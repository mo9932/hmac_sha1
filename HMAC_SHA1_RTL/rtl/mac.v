==> flow/design.v <==
module mac #(
    parameter WIDTH = 32
) (
    input               clk         ,
    input               rst_n       ,
    input               start       ,  
    input               tlast_s     ,
    input   [WIDTH-1:0] tdata_s     ,
    input   [WIDTH-1:0] weight_s    ,
    output reg          tready_s    ,
    output reg [2*WIDTH-1:0] result ,
    output reg          done
);
    reg [2*WIDTH-1:0] acc;
    reg op_start;
    wire [2*WIDTH-1:0] mult_result;
    assign mult_result = tdata_s * weight_s;
    always @(posedge clk) begin: MAC_Process
        if (!rst_n)  begin  
            acc         <= 'b0; 
            done        <= 'b0;
            result      <= 'b0;
            op_start    <= 'b0;
            tready_s    <= 'b0;
        end 
        else if (start && ~op_start) begin
            acc         <= 'b0;
            done        <= 'b0;
            op_start    <= 'b1;
            tready_s    <= 'b1;  
        end 
        else if (op_start) begin
            if(tlast_s) begin
                done        <= 'b1;
                result      <= acc + mult_result;
                op_start    <= 'b0;
                tready_s    <= 'b0;
                acc         <= 'b0;
            end
            else
                acc <= acc + mult_result;
        end 
        else begin
            done    <= 'b0;
        end
    end
endmodule
From RTL to reports: mac
What the tools print for mac, step after step.
Lines are those of the file above, counted from 1.
The mark -- stands for no value.

inputs
  top module = mac
  clock input = clk
  standard-cell library = sky130hd
  library corner = tt_025C_1v80

Word-level counts
Yosys after proc, flatten, opt, wreduce and memory -nomap, before mapping. Memory bits, and registers merged into a memory's read port (data or address), are not among the register bits. Print and check cells are not counted. Equal cells are merged and count once.

cells by class
  multiply operators = 1
  add/sub/neg operators = 1
  reductions and logical operators = 7
  mux-type cells = 7
  bitwise operators = 3

operators by type and width
  kind                          number
  multiplier 32 x 32 -> 64 bit  1
  adder 64 bit                  1
  two-way mux 64 bit            1
  two-way mux 1 bit             6
  nonzero test 2 bit            2
  NOT 1 bit                     3
  AND reduction 3 bit           1
  OR reduction 3 bit            1
  AND reduction 2 bit           1
  OR reduction 2 bit            1
  logical AND 1 bit             1

storage and ports
  output and inout bits = 66
  register bits = 131
  word-level cells = 24

Logic depth
Yosys ltp: most cells in a row. Word level: on the elaborated netlist, between registers, memories and ports. Mapped: between sequential cells and ports; inverters and the memories' decode and read muxes count.

logic depth
  depth after elaboration = 4
  ABC_AREA = 0
  depth in mapped cells = 28
  mapped depth without buffers = 26

Mapped cells and area
Source: synth_stat.txt of the flow (Yosys; design flattened, memories mapped). It holds for the ABC_AREA given above (unset counts as 0); a run with the other value may have another netlist.
Totals and module areas in this step are rounded.

cell types
  cell type                   number  area in all (µm²)
  sky130_fd_sc_hd__fa_1       959     1.92E+04
  sky130_fd_sc_hd__inv_1      1043    3.92E+03
  sky130_fd_sc_hd__ha_1       243     3.04E+03
  sky130_fd_sc_hd__and2_1     470     2940.32
  sky130_fd_sc_hd__dfxtp_1    131     2.62E+03
  sky130_fd_sc_hd__nand2_1    639     2398.55
  sky130_fd_sc_hd__clkbuf_1   240     900.864
  sky130_fd_sc_hd__a22o_1     70      613.088
  sky130_fd_sc_hd__a21oi_1    80      400.384
  sky130_fd_sc_hd__o21ai_0    68      340.326
  sky130_fd_sc_hd__xnor2_1    36      315.302
  sky130_fd_sc_hd__nor2_1     69      258.998
  sky130_fd_sc_hd__a21o_1     29      217.709
  sky130_fd_sc_hd__a2bb2oi_1  24      210.202
  sky130_fd_sc_hd__xor2_1     24      210.202
  sky130_fd_sc_hd__nand4_1    16      100.096
  sky130_fd_sc_hd__o21bai_1   11      82.579
  sky130_fd_sc_hd__nor2b_1    13      81.328

Not listed: further types 40, cells in them 127.

synthesis totals
  cells in the netlist = 4292
  flip-flop cells = 131
  chip area (Yosys) = 0.0388 mm²
  area of sequential cells = 0.00262 mm²
  buffers = 247

Path before layout
Source: OpenSTA report_checks on the synthesized netlist (no wires, ideal clock, input and output delay 20% of the period each), path of least setup slack; recovery checks are left aside. Register names are those of the netlist, which keeps one name where synthesis merged equal registers.

path after synthesis
  path kind = input-to-reg
  from = input port weight_s[0]
  to = register acc[60]
  period = 8440 ps
  launch time at the first pin = 1688 ps
  setup time = 129 ps
  path slack = -174 ps
  arrival time = 8484 ps
  stages on the path = 27
  delay of the path = 6925 ps
  synthesis period reached = 8614 ps

"delay of the path" = arrival - input delay + setup time.
"stages on the path": output pins that drive a net of the path, with the launching flip-flop's if there is one; two outputs of one cell count as two.
"synthesis period reached" = period - worst setup slack (recovery checks aside). The figure is calculated, with input and output delays left at 20% of the set period.
The rows between start and end are the longest chain of elaborated cells between them; the timing report does not say that the signal goes this way. Where chains are equally long, one stands for them.
A line is the first line of the expression or statement that the cell stems from. Yosys adds cells for indexed reads and writes and turns some case tables into memories.
A register here has more assigning lines than the two given.

on the way, after synthesis
  path through = sky130_fd_sc_hd__clkbuf_1 -> sky130_fd_sc_hd__nand2_1 -> sky130_fd_sc_hd__fa_1 -> sky130_fd_sc_hd__fa_1 -> sky130_fd_sc_hd__inv_1 -> sky130_fd_sc_hd__fa_1 -> sky130_fd_sc_hd__inv_1 -> sky130_fd_sc_hd__fa_1 -> sky130_fd_sc_hd__inv_1 -> sky130_fd_sc_hd__fa_1 -> sky130_fd_sc_hd__fa_1 -> sky130_fd_sc_hd__fa_1 -> sky130_fd_sc_hd__inv_1 -> sky130_fd_sc_hd__fa_1 -> sky130_fd_sc_hd__inv_1 -> sky130_fd_sc_hd__ha_1 -> sky130_fd_sc_hd__clkbuf_1 -> sky130_fd_sc_hd__and4_1 -> sky130_fd_sc_hd__and4_1 -> sky130_fd_sc_hd__and3_1 -> sky130_fd_sc_hd__a221oi_1 -> sky130_fd_sc_hd__nor2b_1 -> sky130_fd_sc_hd__a21bo_2 -> sky130_fd_sc_hd__o21ai_1 -> sky130_fd_sc_hd__a211oi_1 -> sky130_fd_sc_hd__xor2_1 -> sky130_fd_sc_hd__o21ai_0
  length of the longest elaborated chain = 3
  elaborated cells on any way between the ends = 3

RTL lines, path after synthesis
  what                          RTL line  text
  from (decl)                   9         input   [WIDTH-1:0] weight_s    ,
  multiplier 32 x 32 -> 64 bit  17        assign mult_result = tdata_s * weight_s;
  adder 64 bit                  41        acc <= acc + mult_result;
  two-way mux 64 bit            33        if(tlast_s) begin
  to (assign)                   38        acc         <= 'b0;
  to (assign)                   41
  to (decl)                     14        reg [2*WIDTH-1:0] acc;

Worst path after layout
Path of least setup slack in the final report of entry A (OpenROAD, finished layout, wires in). Where an end is a register, its clock arrival counts in the times.
The path's times are printed in steps of 10 ps; the period is the one set.

path post-layout
  path kind = input-to-reg
  from = input port tdata_s[18]
  to = register result[56]
  launch time at the first pin = 1910 ps
  setup time = 150 ps
  path slack = 50 ps
  period = 9560 ps
  stages on the path = 28
  arrival time = 9800 ps

The rows between start and end are the longest chain of elaborated cells between them; the timing report does not say that the signal goes this way. Where chains are equally long, one stands for them.

on the way, post-layout
  path through = sky130_fd_sc_hd__clkdlybuf4s50_1 -> sky130_fd_sc_hd__buf_12 -> sky130_fd_sc_hd__buf_4 -> sky130_fd_sc_hd__and2_1 -> sky130_fd_sc_hd__fa_1 -> sky130_fd_sc_hd__inv_1 -> sky130_fd_sc_hd__fa_1 -> sky130_fd_sc_hd__fa_1 -> sky130_fd_sc_hd__fa_1 -> sky130_fd_sc_hd__inv_1 -> sky130_fd_sc_hd__fa_1 -> sky130_fd_sc_hd__fa_1 -> sky130_fd_sc_hd__fa_1 -> sky130_fd_sc_hd__inv_1 -> sky130_fd_sc_hd__fa_1 -> sky130_fd_sc_hd__inv_1 -> sky130_fd_sc_hd__ha_1 -> sky130_fd_sc_hd__and4_1 -> sky130_fd_sc_hd__and4_1 -> sky130_fd_sc_hd__and3_1 -> sky130_fd_sc_hd__a221oi_1 -> sky130_fd_sc_hd__nor2b_1 -> sky130_fd_sc_hd__buf_4 -> sky130_fd_sc_hd__a21bo_2 -> sky130_fd_sc_hd__o21ai_1 -> sky130_fd_sc_hd__a31oi_1 -> sky130_fd_sc_hd__xor2_1 -> sky130_fd_sc_hd__o21ai_0
  length of the longest elaborated chain = 2
  elaborated cells on any way between the ends = 2

RTL lines, path post-layout
  what                          RTL line  text
  from (decl)                   8         input   [WIDTH-1:0] tdata_s     ,
  multiplier 32 x 32 -> 64 bit  17        assign mult_result = tdata_s * weight_s;
  adder 64 bit                  35        result      <= acc + mult_result;
  to (assign)                   22        result      <= 'b0;
  to (assign)                   35
  to (decl)                     11        output reg [2*WIDTH-1:0] result ,

Design mac on sky130hd. What follows are 2 stored runs of the flow, each under its own settings; their order means nothing. The constraints put input and output delay at 20% of the set period each and load the outputs with 0.01 pF.
"clock period reached" = clock period - worst setup slack. The figure is calculated, with input and output delays left at 20% of the set period.
"time of the worst setup path" means the part of the period allowed to the worst setup path (the constraints hold back 20% at inputs and 20% at outputs) less its slack; where the path has registers, the arrival times of their clocks count too.
"time of the worst setup path" is given in steps of 10 ps.
Results are given in rounded form.
Settings: - = not set for that run.

name                                          entry A       entry B
period_ns                                     9.56          6.47
SETUP_SLACK_MARGIN                            -0.4          1.28
CAP_MARGIN                                    20            30
CORE_MARGIN                                   2             8
CORE_UTILIZATION                              40            69
SLEW_MARGIN                                   20            20
GPL_TIMING_DRIVEN                             -             1
GPL_ROUTABILITY_DRIVEN                        -             0
CTS_CLUSTER_DIAMETER                          -             114
standard-cell area of the final layout (mm²)  0.0449        0.0499
smallest hold slack (ps)                      458           453
die outline area (mm²)                        0.0995        0.0641
time of the worst setup path (ps)             7600          7210
critical path kind                            input-to-reg  input-to-reg
total negative setup slack (ps)               0             -164000
final design utilization (%)                  46.6          89.2
clock period reached (ps)                     9512          8503
worst setup slack after layout (ps)           48            -2030
post-synthesis cell area (mm²)                0.0388        0.0388
